==> flow/design.v <==
module multiplicacao(A, B, MtoC, CtoM, High, Low, Clock, Reset);
  input [31:0] A;
  input [31:0] B;
  input CtoM;
  input Clock;
  input Reset;
  output reg MtoC;
  output reg [31:0] High;
  output reg [31:0] Low;
  integer Counter = 0, Result_comp2 = 0;
  reg [63:0] Result, aux, A_aux, ResultSub;
  reg [31:0] B_aux;
  reg [31:0] A_comp2, B_comp2;
  always @(negedge Clock) begin
	if (Reset) begin
	end
	if(Counter == 31) begin
		if(Result_comp2) begin
			Result <= ((~Result)+ 64'b1);
			Counter = 30;
			Result_comp2 = 0;
		end
		else begin
			High <= Result[63:32];
			Low <= Result[31:0];
			Counter = 0;
		end
	end
    if(CtoM) begin
      Counter = 0;
      Result <= 64'd0;
      if(A[31] && B[31]) begin
          A_aux <= {32'b0,~A + 32'b1};
          B_aux <= {~B + 1};
          Result_comp2 = 1'b0;
      end
      else if (A[31] && !B[31]) begin
		  A_aux <= {32'b0,~A + 32'b1};
          B_aux <= B;
		  Result_comp2 = 1'b1;
      end
      else if (!A[31] && B[31]) begin
          A_aux = {32'b0, A};
          B_aux <= {~B + 1};
          Result_comp2 = 1'b1;
      end
      else begin
        	A_aux = {32'b0, A};
      		B_aux <= B;
        	Result_comp2 = 1'b0;
      end
      MtoC <= 1'b0;
    end
    else if(B_aux[Counter]) begin
        aux = A_aux << Counter;
		Result <= Result + aux;
    end
    if(CtoM == 1'b0) begin
		Counter = Counter + 1;
		end
  end
endmodule
# == From RTL to reports: multiplicacao ==
# What the tools print for multiplicacao, step after step.
# Line numbers count from 1 in the design file above.
# Operators: Yosys type, input widths -> output width; for muxes data width and select width s.
# Library cell names are shortened.
# A cell with -- has no value.
# inputs
design,multiplicacao
clock,Clock
cell_library,sky130hd
corner,tt_025C_1v80

# == After elaboration ==
# Yosys after proc, flatten, opt, wreduce and memory -nomap, before mapping. Memory bits, and registers merged into a memory's read port (data or address), are not among the register bits. Print and check cells are not counted. Equal cells are merged and count once.
# bits
ff_bits,288
wordCells,51
inputBits,67
# classes
reduce_logical,13
shift,2
logic,4
n_mux,18
addsub,5
eq_ne,1
# op_table
operator,count
$mux 32,11
$mux 64,3
$add 32x1->32 const B,2
$not 32->32,2
$add 64x1->64 const B,1
$shl 64x32->64,1
$add 64x64->64,1
$not 64->64,1
$add 32x2->32 const B,1
$shiftx 32x32->1,1
$eq 32x6->1 const B,1
$reduce_bool 32->1,1
$reduce_bool 2->1,4
$reduce_and 2->1,3
$mux 5,1
$logic_and 1x1->1,3
$mux 1,3
$logic_not 1->1,2
$not 1->1,1

# == Longest topological paths ==
# Yosys ltp: most cells in a row. Word level: on the elaborated netlist, between registers, memories and ports. Mapped: between sequential cells and ports; inverters and the memories' decode and read muxes count.
# logic_depth
ltp_word,6
abc_area,0
ltp_mapped,25
mapped_depth_nobuf,21

# == Netlist ==
# The flow's flattened synthesis, as Yosys stat reports it; memories are mapped. The netlist is that of the ABC_AREA named above (0 if unset); the other value can give another one.
# by_type
type,count,type_area_um2
edfxtp_1,129,3.87E+03
dfxtp_1,96,1.92E+03
ha_1,70,875.84
xor2_1,99,867.082
xnor2_1,98,858.323
mux2i_1,85,850.816
a21oi_1,169,845.811
nor2_1,221,829.546
nand2_1,141,529.258
o21ai_0,95,475.456
a211oi_1,48,360.346
nor3_1,68,340.326
clkbuf_1,88,330.317
nand3_1,62,310.298
a21o_1,39,292.781
and2_1,34,212.704
o31ai_1,26,195.187
nand4_1,29,181.424
# Not listed: further types 72, cells in them 375.
# synth_totals
area_um2,16941.2
ff_cells,225
mapped_cells,1972
buffers,117

Subject: flow runs of multiplicacao

Hi,

Design multiplicacao on sky130hd. What follows are 2 stored runs of the flow, each under its own settings; their order means nothing. The constraints put input and output delay at 20% of the set period each and load the outputs with 0.01 pF.
"fin_power_w" is the tool's figure for a default switching activity; nothing was simulated.

Run A, flow files:
==> flow/run.sh <==
#!/bin/bash
# the make line also repeats the synthesis and layout settings of config.mk as NAME=value (left out here)
make -C /OpenROAD-flow-scripts/flow DESIGN_CONFIG=/design/flow/config.mk WORK_HOME=/design/flow/orfs CLKGATE_MAP_FILE= finish
==> flow/config.mk <==
export PLATFORM = sky130hd
export DESIGN_NAME = multiplicacao
export DESIGN_NICKNAME = multiplicacao
export VERILOG_FILES = /design/flow/design.v
export SDC_FILE = /design/flow/constraint.sdc
export NUM_CORES = 4
export LEC_CHECK = 0
export CAP_MARGIN = 20
export CELL_PAD_IN_SITES_GLOBAL_PLACEMENT = 3
export CORE_MARGIN = 4
export CORE_UTILIZATION = 32
export CTS_CLUSTER_SIZE = 35
export GPL_ROUTABILITY_DRIVEN = 1
export MIN_ROUTING_LAYER = met2
export SETUP_SLACK_MARGIN = -0.4
export SLEW_MARGIN = 25
==> flow/constraint.sdc <==
create_clock -name core_clock -period 5.93 [get_ports {Clock}]
set_input_delay 1.1860 -clock core_clock [delete_from_list [all_inputs] [get_ports {Clock}]]
set_output_delay 1.1860 -clock core_clock [all_outputs]
set_load 0.01 [all_outputs]

==> results of run A, as CSV <==
result,value
tns_ns,-1.158
yosys_chip_area_um2,16941.2
ws_hold_ns,0.506
fin_power_w,0.007168
worstSetupSlack_ns,-0.278
total_die_area_um2,56686.8
utilization_pct,47.0
cell_area_final_um2,24674.9

Run B, flow files:
==> flow/run.sh <==
#!/bin/bash
# the make line also repeats the synthesis and layout settings of config.mk as NAME=value (left out here)
make -C /OpenROAD-flow-scripts/flow DESIGN_CONFIG=/design/flow/config.mk WORK_HOME=/design/flow/orfs CLKGATE_MAP_FILE= finish
==> flow/config.mk <==
export PLATFORM = sky130hd
export DESIGN_NAME = multiplicacao
export DESIGN_NICKNAME = multiplicacao
export VERILOG_FILES = /design/flow/design.v
export SDC_FILE = /design/flow/constraint.sdc
export NUM_CORES = 4
export LEC_CHECK = 0
export ABC_AREA = 1
export CAP_MARGIN = 5
export CELL_PAD_IN_SITES_GLOBAL_PLACEMENT = 3
export CORE_ASPECT_RATIO = 0.89
export CORE_MARGIN = 2
export CORE_UTILIZATION = 57
export CTS_CLUSTER_SIZE = 55
export GPL_TIMING_DRIVEN = 1
export MAX_ROUTING_LAYER = met5
export MIN_ROUTING_LAYER = met1
export PLACE_DENSITY = 0.67
export SETUP_SLACK_MARGIN = 0.87
export SLEW_MARGIN = 30
==> flow/constraint.sdc <==
create_clock -name core_clock -period 10.3 [get_ports {Clock}]
set_input_delay 2.0600 -clock core_clock [delete_from_list [all_inputs] [get_ports {Clock}]]
set_output_delay 2.0600 -clock core_clock [all_outputs]
set_load 0.01 [all_outputs]

Run B: did not finish, placement stopped with GPL-0301

Regards
