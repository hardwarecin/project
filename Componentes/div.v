==> flow/design.v <==
module div(A, B, DtoC, CtoD, High, Low, Clock, Reset, DivZero);
  input [31:0] A;
  input [31:0] B;
  input CtoD;
  input Clock;
  input Reset;
  integer Counter;
  reg sgA;
  reg sgB;
  integer quo;
  integer rem;
  reg [31:0] Bb,Aa;
  output reg DtoC;
  output reg [31:0] High;
  output reg [31:0] Low;
  output reg DivZero;
  always @(negedge Clock) begin
	if(Reset==0)begin
		if(CtoD)begin
			if(B==32'b0)begin
				DivZero<=1;
				DtoC<=1;
			end
			else begin
				DtoC<=0;
				rem=0;
				quo=0;
				Counter=30;
				sgA<=A[31];
				sgB<=B[31];
				if(A[31])begin
					Aa<=(~A)+32'b1;
				end
				else begin
					Aa<=A;
				end
				if(B[31])begin
					Bb<=(~B)+32'b1;
				end
				else begin
					Bb<=B;
				end
			end
		end
		if(Counter==-1)begin
			DtoC<=1;
			High<=quo;
			Low<=rem;
		end
		else begin
			rem=rem<<1;
			rem[0]=Aa[Counter]; 
			if(rem>=Bb)begin
				rem=rem-Bb;
				quo[Counter]=1;
			end
			Counter=Counter-1;	
		end		
	end  	
end
endmodule
Reports on div
Tool output for the design above, in the order of the flow.
Line numbers count from 1 in the design file above.
Operators: Yosys type, input widths -> output width; for muxes data width and select width s.
Library cell names are shortened.
{ "inputs": {"top": "div", "clock": "Clock", "lib": "sky130hd", "corner": "tt_025C_1v80"} }

After elaboration
Counts by Yosys on the flattened word-level netlist (proc, flatten, opt, wreduce; memories kept). Register bits leave out memories and registers merged into their read ports (data or address). Print and check cells are left out. Cells with the same type and inputs are merged into one.
{ "classes": {"bitwise": 7, "cmp": 1, "shifts": 2, "n_reduce_logical": 5, "add_sub_neg": 5, "n_eq": 1, "muxes": 18} }
{ "op_table": {"columns": ["cell", "n"], "rows": [
  ["$mux 32", 14],
  ["$not 32->32", 3],
  ["$add 32x1->32 const B", 2],
  ["$mux 31", 2],
  ["$shift 1x33->32 const A", 1],
  ["$neg 32->33", 1],
  ["$eq 32x1->1 const B", 1],
  ["$sub 32x2->32 const B", 1],
  ["$sub 32x32->32", 1],
  ["$ge 32x32->1", 1],
  ["$and 32x32->32", 1],
  ["$or 32x32->32", 1],
  ["$shiftx 32x32->1", 1],
  ["$logic_not 32->1", 1],
  ["$reduce_and 2->1", 2],
  ["$reduce_and 3->1", 1],
  ["$not 1->1", 2],
  ["$reduce_bool 2->1", 1],
  ["$mux 1", 2]
]} }
{ "word_totals": {"out_inout_bits": 66, "ff_bits": 225, "wordCells": 49, "in_bits": 67} }

Depth
Yosys ltp: most cells in a row. Word level: on the elaborated netlist, between registers, memories and ports. Mapped: between sequential cells and ports; inverters and the memories' decode and read muxes count.
{ "depth": {"ltp_word": 11, "abc_area": 0, "depth_mapped": 26, "mapped_depth_nobuf": 22} }

Mapped cells and area
Source: synth_stat.txt of the flow (Yosys; design flattened, memories mapped). It holds for the ABC_AREA given above (unset counts as 0); a run with the other value may have another netlist.
{ "mapped": {"mapped_cells": 1261, "buf_cells": 69, "area_um2": 13386.6, "ffs": 225, "seq_area_um2": 6756.5} }
{ "types": {"columns": ["cell", "n", "type_area_um2"], "rows": [
  ["edfxtp_1", 225, 6756.48],
  ["xnor2_1", 78, 683.155],
  ["ha_1", 36, 450.432],
  ["nand2_1", 97, 364.099],
  ["nor2_1", 94, 352.838],
  ["and2_1", 55, 344.08],
  ["a21oi_1", 63, 315.302],
  ["inv_1", 73, 274.013],
  ["o21ai_0", 54, 270.259],
  ["mux2i_1", 26, 260.25],
  ["o31ai_1", 31, 232.723],
  ["xor2_1", 26, 227.718],
  ["nand4_1", 29, 181.424],
  ["clkbuf_1", 47, 176.419],
  ["o21bai_1", 23, 172.666],
  ["nand3_1", 30, 150.144],
  ["nor4_1", 21, 131.376],
  ["nor3_1", 24, 120.115]
]} }
Other cell types: 70; their cells: 229.

Ticket comment

Design div on sky130hd. What follows are 2 stored runs of the flow, each under its own settings; their order means nothing. The constraints put input and output delay at 20% of the set period each and load the outputs with 0.01 pF.
"power.total_uw" rests on the timing tool's default activity at the inputs, not on a simulated workload.

Entry A
==> flow/run.sh <==
#!/bin/bash
# the make line also repeats the synthesis and layout settings of config.mk as NAME=value (left out here)
make -C /OpenROAD-flow-scripts/flow DESIGN_CONFIG=/design/flow/config.mk WORK_HOME=/design/flow/orfs CLKGATE_MAP_FILE= finish
==> flow/config.mk <==
export PLATFORM = sky130hd
export DESIGN_NAME = div
export DESIGN_NICKNAME = div
export VERILOG_FILES = /design/flow/design.v
export SDC_FILE = /design/flow/constraint.sdc
export NUM_CORES = 4
export LEC_CHECK = 0
export CAP_MARGIN = 20
export CELL_PAD_IN_SITES_GLOBAL_PLACEMENT = 3
export CORE_MARGIN = 2
export CORE_UTILIZATION = 18
export CTS_CLUSTER_SIZE = 59
export MIN_ROUTING_LAYER = met2
export PLACE_DENSITY_LB_ADDON = 0.0
export SETUP_SLACK_MARGIN = 5.0
export SLEW_MARGIN = 20
export TNS_END_PERCENT = 60
==> flow/constraint.sdc <==
create_clock -name core_clock -period 29.3 [get_ports {Clock}]
set_input_delay 5.8600 -clock core_clock [delete_from_list [all_inputs] [get_ports {Clock}]]
set_output_delay 5.8600 -clock core_clock [all_outputs]
set_load 0.01 [all_outputs]

==> results of entry A, as JSON <==
{
  "power.total_uw": 1059,
  "fin_tns_ns": 0.000,
  "worst_setup_slack_ns": 4.010,
  "fin_hold_ws_ns": 0.527,
  "yosys.chip_area_um2": 13386.6,
  "post_route_stdcell_area_um2": 18824.3,
  "finalUtil_frac": 0.257,
  "design_die_area_um2": 76568.4
}

Entry B
==> flow/run.sh <==
#!/bin/bash
# the make line also repeats the synthesis and layout settings of config.mk as NAME=value (left out here)
make -C /OpenROAD-flow-scripts/flow DESIGN_CONFIG=/design/flow/config.mk WORK_HOME=/design/flow/orfs CLKGATE_MAP_FILE= finish
==> flow/config.mk <==
export PLATFORM = sky130hd
export DESIGN_NAME = div
export DESIGN_NICKNAME = div
export VERILOG_FILES = /design/flow/design.v
export SDC_FILE = /design/flow/constraint.sdc
export NUM_CORES = 4
export LEC_CHECK = 0
export CAP_MARGIN = 20
export CELL_PAD_IN_SITES_DETAIL_PLACEMENT = 0
export CELL_PAD_IN_SITES_GLOBAL_PLACEMENT = 2
export CORE_MARGIN = 4
export CORE_UTILIZATION = 17
export GPL_ROUTABILITY_DRIVEN = 0
export GPL_TIMING_DRIVEN = 1
export HOLD_SLACK_MARGIN = -0.07
export MAX_ROUTING_LAYER = met4
export PLACE_DENSITY_LB_ADDON = 0.07
export SETUP_SLACK_MARGIN = 4.31
export SLEW_MARGIN = 20
export TNS_END_PERCENT = 90
==> flow/constraint.sdc <==
create_clock -name core_clock -period 15.6 [get_ports {Clock}]
set_input_delay 3.1200 -clock core_clock [delete_from_list [all_inputs] [get_ports {Clock}]]
set_output_delay 3.1200 -clock core_clock [all_outputs]
set_load 0.01 [all_outputs]

==> results of entry B, as JSON <==
{
  "fin_tns_ns": -1.897,
  "worst_setup_slack_ns": -0.087,
  "yosys.chip_area_um2": 13386.6,
  "power.total_uw": 2102,
  "finalUtil_frac": 0.279,
  "design_die_area_um2": 83298.6,
  "post_route_stdcell_area_um2": 21697.1,
  "fin_hold_ws_ns": 0.543
}
